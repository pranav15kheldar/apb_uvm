==> flow/design.v <==
`timescale 1ns/1ns
interface apb_if(clk,rst);
  input clk,rst;
   logic [31:0]PADDR;
   logic [31:0]PWDATA;
   logic [31:0]PRDATA;
   logic PWRITE;
   logic PREADY;
   logic PSEL;
   logic PENABLE;
   logic PSLVERR;
endinterface
`timescale 1ns/1ns
module apb_ram (
  input presetn,
  input pclk,
  input psel,
  input penable,
  input pwrite,
  input [31:0] paddr, pwdata,
  output reg [31:0] prdata,
  output reg pready, pslverr
);
  reg [31:0] mem [32];
typedef enum logic [1:0] {
  idle = 2'b00,
  setup = 2'b01,
  access = 2'b10,
  transfer = 2'b11
} state_type;
  state_type state = idle, next_state = idle; 
  always@(posedge pclk)
    begin
      if(presetn == 1'b0) 
      begin
        state <= idle;
        prdata <= 32'h00000000;
        pready <= 1'b0;
         pslverr <= 1'b0;
        for(int i = 0; i < 32; i++) begin
          mem[i] <= 0;
        end
       end 
      else 
        begin
      case(state)
      idle : 
      begin
        prdata <= 32'h00000000;
        pready <= 1'b0;
        pslverr <= 1'b0;
        if((psel == 1'b0) && (penable == 1'b0)) 
            begin
            state <= setup;
            end
      end
      setup:  
      begin
           if((psel == 1'b1) && (penable == 1'b0)) begin
            if(paddr < 32) begin 
            state <= access;
            pready <= 1'b1;
            end
            else
            begin
            state <= access;
            pready <= 1'b0;
            end
           end
            else
            state <= setup;
      end
      access: 
      begin 
        if(psel && pwrite && penable) 
          begin
            if(paddr < 32) 
            begin
            mem[paddr] <= pwdata;
            state <= transfer;
            pslverr <= 1'b0;
            end
            else 
            begin
            state <= transfer;
            pready <= 1'b1;
            pslverr <= 1'b1;
            end
          end
        else if ( psel && !pwrite && penable)
            begin
            if(paddr < 32) 
            begin
            prdata <= mem[paddr];
            state <= transfer;
            pready <= 1'b1;
            pslverr <= 1'b0;
            end
            else 
            begin
            state <= transfer;
            pready <= 1'b1;
            pslverr <= 1'b1;
            prdata <= 32'hxxxxxxxx;
            end
          end
       end      
        transfer: begin
          state <= setup;
          pready <= 1'b0;
          pslverr <= 1'b0;
        end
      default : state <= idle;
      endcase
    end
  end
endmodule
[Reports on apb_ram]
What the tools print for apb_ram, step after step.
Lines are those of the file above, counted from 1.
Operators carry their Yosys type and port widths (W data, S select, Z words).
Cell names lack the library's common part.
A cell with n/a has no value.
Set-up
  top module: apb_ram
  clock port: pclk
  cell library: sky130hd
  corner: tt_025C_1v80

[Word-level counts]
Yosys after proc, flatten, opt, wreduce and memory -nomap, before mapping. Memory bits, and registers merged into a memory's read port (data or address), are not among the register bits. Print and check cells are not counted. Equal cells are merged and count once.
Memory sizes are those after Yosys's memory passes, which may raise the word count (mostly to a power of two), join words into wider ones and drop unused or constant bits.
Word-level totals
  RAM bits: 1024
  memories: 1
  word-level cells: 67
  output and inout port bits: 34
  input port bits: 69
  register bits after elaboration: 36
Memories
  mem: depth 32, width 32, RTL line 24  | reg [31:0] mem [32];
Operators by class
  order comparisons: 1
  reductions and logical operators: 18
  bitwise operators: 2
  muxes and demuxes: 32
  equality and inequality tests: 9
Operators with widths (number)
  $mux W32: 10
  $pmux W32 S2: 2
  $lt A32 B6 Y1 const B: 1
  $mux W5: 4
  $mux W1: 9
  $ne A2 B2 Y1 const B: 4
  $pmux W2 S4: 1
  $mux W2: 4
  $logic_and A1 B1 Y1: 6
  $ne A3 B3 Y1 const B: 2
  $reduce_and A3 Y1: 2
  $eq A2 B2 Y1 const B: 2
  $reduce_bool A2 Y1: 2
  $reduce_and A4 Y1: 1
  $reduce_bool A4 Y1: 1
  $reduce_bool A3 Y1: 1
  $reduce_or A3 Y1: 1
  $pmux W1 S3: 1
  $not A1 Y1: 2
  $eq A2 B1 Y1 const B: 1
  $logic_not A2 Y1: 1
  $reduce_and A2 Y1: 1
  $reduce_or A2 Y1: 1
  $pmux W1 S2: 1
  $logic_not A1 Y1: 1

[Depth]
Yosys ltp: most cells in a row. Word level: on the elaborated netlist, between registers, memories and ports. Mapped: between sequential cells and ports; inverters and the memories' decode and read muxes count.
Logic depth
  depth in word-level cells: 6
  ABC_AREA: 0
  depth in mapped cells: 9
  gate-level depth less buffers: 7

[Mapped cells and area]
Yosys stat after the flow's synthesis: flattened, memories mapped to cells. It holds for the ABC_AREA given above (unset counts as 0); a run with the other value may have another netlist.
The area totals of this step are shown rounded.
Cells by type
  edfxtp_1: number 1024, total area 3.07E+04 sq um
  mux2i_1: number 513, total area 5.13E+03 sq um
  nor2_1: number 1028, total area 3.86E+03 sq um
  o22ai_1: number 258, total area 1.61E+03 sq um
  buf_6: number 110, total area 1.24E+03 sq um
  nand2_1: number 295, total area 1.11E+03 sq um
  dfxtp_1: number 36, total area 720.691 sq um
  buf_2: number 88, total area 440.422 sq um
  nor4_1: number 70, total area 437.92 sq um
  a22o_1: number 32, total area 280.269 sq um
  clkbuf_1: number 66, total area 247.738 sq um
  buf_1: number 37, total area 138.883 sq um
  o21ai_0: number 23, total area 115.11 sq um
  o21ai_1: number 15, total area 75.072 sq um
  nand4bb_1: number 6, total area 67.565 sq um
  ha_1: number 5, total area 62.56 sq um
  clkbuf_8: number 4, total area 55.053 sq um
  nand4b_1: number 6, total area 52.55 sq um
Not listed: further types 25, cells in them 59.
Synthesis totals
  flip-flop cells: 1060
  area of sequential cells: 31470 sq um
  buffers: 315
  cell count: 3675
  cell area after synthesis: 46800 sq um

[Timing after synthesis]
OpenSTA on the mapped netlist: ideal clock, no wires. The path of least setup slack (recovery checks aside). Input and output delay are each 20% of the period. Register names are those of the netlist, which keeps one name where synthesis merged equal registers.
Timing path post-synthesis
  path kind: input-to-reg
  start point: in paddr[20]
  end point: mem mem[2][0]
  library setup time: 0.466 ns
  buffers on the path: 1
  path delay: 3.894 ns
  required time: 4.954 ns
  external input delay: 1.084 ns
  arrival time: 4.512 ns
  launch time at the first pin: 1.084 ns
  period: 5.42 ns
  slack: 0.442 ns
  driving pins on the path: 6
  period reached after synthesis: 4.978 ns
"path delay" = arrival - input delay + setup time.
"driving pins on the path": output pins that drive a net of the path, with the launching flip-flop's if there is one; two outputs of one cell count as two.
"period reached after synthesis" = period - worst setup slack (recovery checks aside). The figure is calculated, with input and output delays left at 20% of the set period.
Between the ends stands the longest chain of elaborated cells between them, by number of cells; it is not shown to be the way that was timed. Of several equally long chains one is given.
Each line given opens the expression or statement behind the cell; cells for indexed reads and writes are added by Yosys, which also makes memories of some case tables.
The path ends at the enable pin of a flip-flop; only ways to that pin are counted.
Between the ends, post-synthesis
  cell sequence: nor4_1 > nand4_1 > nor4_2 > nand2_2 > clkbuf_8 > o21ai_0
  cells in the longest elaborated chain: 5
  elaborated cells on any way between the ends: 9
  those cells by class: 1 x compare; 8 x mux
RTL lines, path post-synthesis
  from (decl): RTL line 20  | input [31:0] paddr, pwdata,
  $lt A32 B6 Y1: RTL line 77  | if(paddr < 32)
  $mux W5: RTL line 77
  $mux W5: RTL line 75  | if(psel && pwrite && penable)
  $mux W5: RTL line 46  | case(state)
  $mux W5: RTL line 34  | if(presetn == 1'b0)
  to (decl): RTL line 24  | reg [31:0] mem [32];

[Worst path after layout]
From the final timing report of flow run 1: the path of least setup slack in the routed layout; clock arrival at registers is part of the times.
Timing path post-layout
  path kind: input-to-reg
  start point: in paddr[4]
  end point: reg prdata[21]
  period: 3.99 ns
  external input delay: 0.80 ns
  buffers on the path: 4
  required time: 4.67 ns
  launch time at the first pin: 0.80 ns
  slack: 0.91 ns
  driving pins on the path: 9
  arrival time: 3.76 ns
  library setup time: 0.11 ns
Between the ends stands the longest chain of elaborated cells between them, by number of cells; it is not shown to be the way that was timed. Of several equally long chains one is given.
At most two assigning lines are given for a register; there are more.
Between the ends, post-layout
  cell sequence: clkdlybuf4s50_1 > buf_4 > or4b_4 > buf_12 > buf_4 > o22ai_1 > nor4_1 > nand2_1 > a22o_1
  cells in the longest elaborated chain: 5
  elaborated cells on any way between the ends: 6
  those cells by class: 1 x compare; 4 x mux; 1 x memory
RTL lines, path post-layout
  from (decl): RTL line 20  | input [31:0] paddr, pwdata,
  $lt A32 B6 Y1: RTL line 92  | if(paddr < 32)
  $mux W32: RTL line 92
  $mux W32: RTL line 90  | else if ( psel && !pwrite && penable)
  $mux W32: RTL line 75  | if(psel && pwrite && penable)
  $pmux W32 S2: RTL line 46  | case(state)
  to (assign): RTL line 49  | prdata <= 32'h00000000;
  to (assign): RTL line 94  | prdata <= mem[paddr];
  to (decl): RTL line 21  | output reg [31:0] prdata,

Add stored flow runs of apb_ram

Stored flow runs of apb_ram (2 of them; Yosys, OpenROAD, sky130hd). They differ in their settings and are not a sequence. Constraints: input delay and output delay 20% of the set period each, output load 0.01 pF.
"clock period achieved" = clock period - worst setup slack. The figure is calculated, with input and output delays left at 20% of the set period.
By "time on the worst setup path" is meant the share of the clock period that the worst setup path is allowed (20% is reserved at inputs, 20% at outputs), minus its slack. Clock arrival times at its registers enter into it.
By "total power after layout" is meant OpenSTA's value without simulated activity: inputs other than the clock are taken to toggle once in ten clock periods, and the tool carries that through the logic.
The results are shown rounded.

==> flow run 1: settings <==
{ "period_ns": 3.99, "CORE_UTILIZATION": 22, "SETUP_SLACK_MARGIN": 0.33, "PLACE_DENSITY_LB_ADDON": 0.04, "CORE_MARGIN": 6, "CELL_PAD_IN_SITES_DETAIL_PLACEMENT": 2, "TNS_END_PERCENT": 70, "ABC_AREA": 0, "SLEW_MARGIN": 40, "MIN_ROUTING_LAYER": "met2", "MAX_ROUTING_LAYER": "met4", "CAP_MARGIN": 20 }
==> flow run 1: results <==
worst setup slack after layout: 0.908 ns
final worst hold slack: 0.300 ns
total negative slack on setup checks: 0.000 ns
mapped cell area after synthesis: 46,800 sq um
total power after layout: 27.21 mW
time on the worst setup path: 2.28 ns
class of the worst setup path: input-to-reg
standard-cell area of the final layout: 57,080 sq um
clock period achieved: 3.082 ns
final utilization: 27.1%
area of the die: 223,900 sq um

==> flow run 2: settings <==
{ "period_ns": 7.79, "CORE_UTILIZATION": 43, "PLACE_DENSITY_LB_ADDON": 0.09, "CORE_ASPECT_RATIO": 1.17, "CELL_PAD_IN_SITES_DETAIL_PLACEMENT": 0, "ABC_AREA": 0, "GPL_ROUTABILITY_DRIVEN": 1, "CTS_CLUSTER_SIZE": 36, "CTS_CLUSTER_DIAMETER": 391, "MAX_ROUTING_LAYER": "met5", "CAP_MARGIN": 20, "CORE_MARGIN": 2, "SLEW_MARGIN": 20 }
==> flow run 2: results <==
area of the die: 111,500 sq um
total power after layout: 9.974 mW
time on the worst setup path: 3.96 ns
class of the worst setup path: input-to-reg
worst setup slack after layout: 2.268 ns
final worst hold slack: 0.496 ns
standard-cell area of the final layout: 49,920 sq um
total negative slack on setup checks: 0.000 ns
final utilization: 46.4%
clock period achieved: 5.522 ns
mapped cell area after synthesis: 46,800 sq um
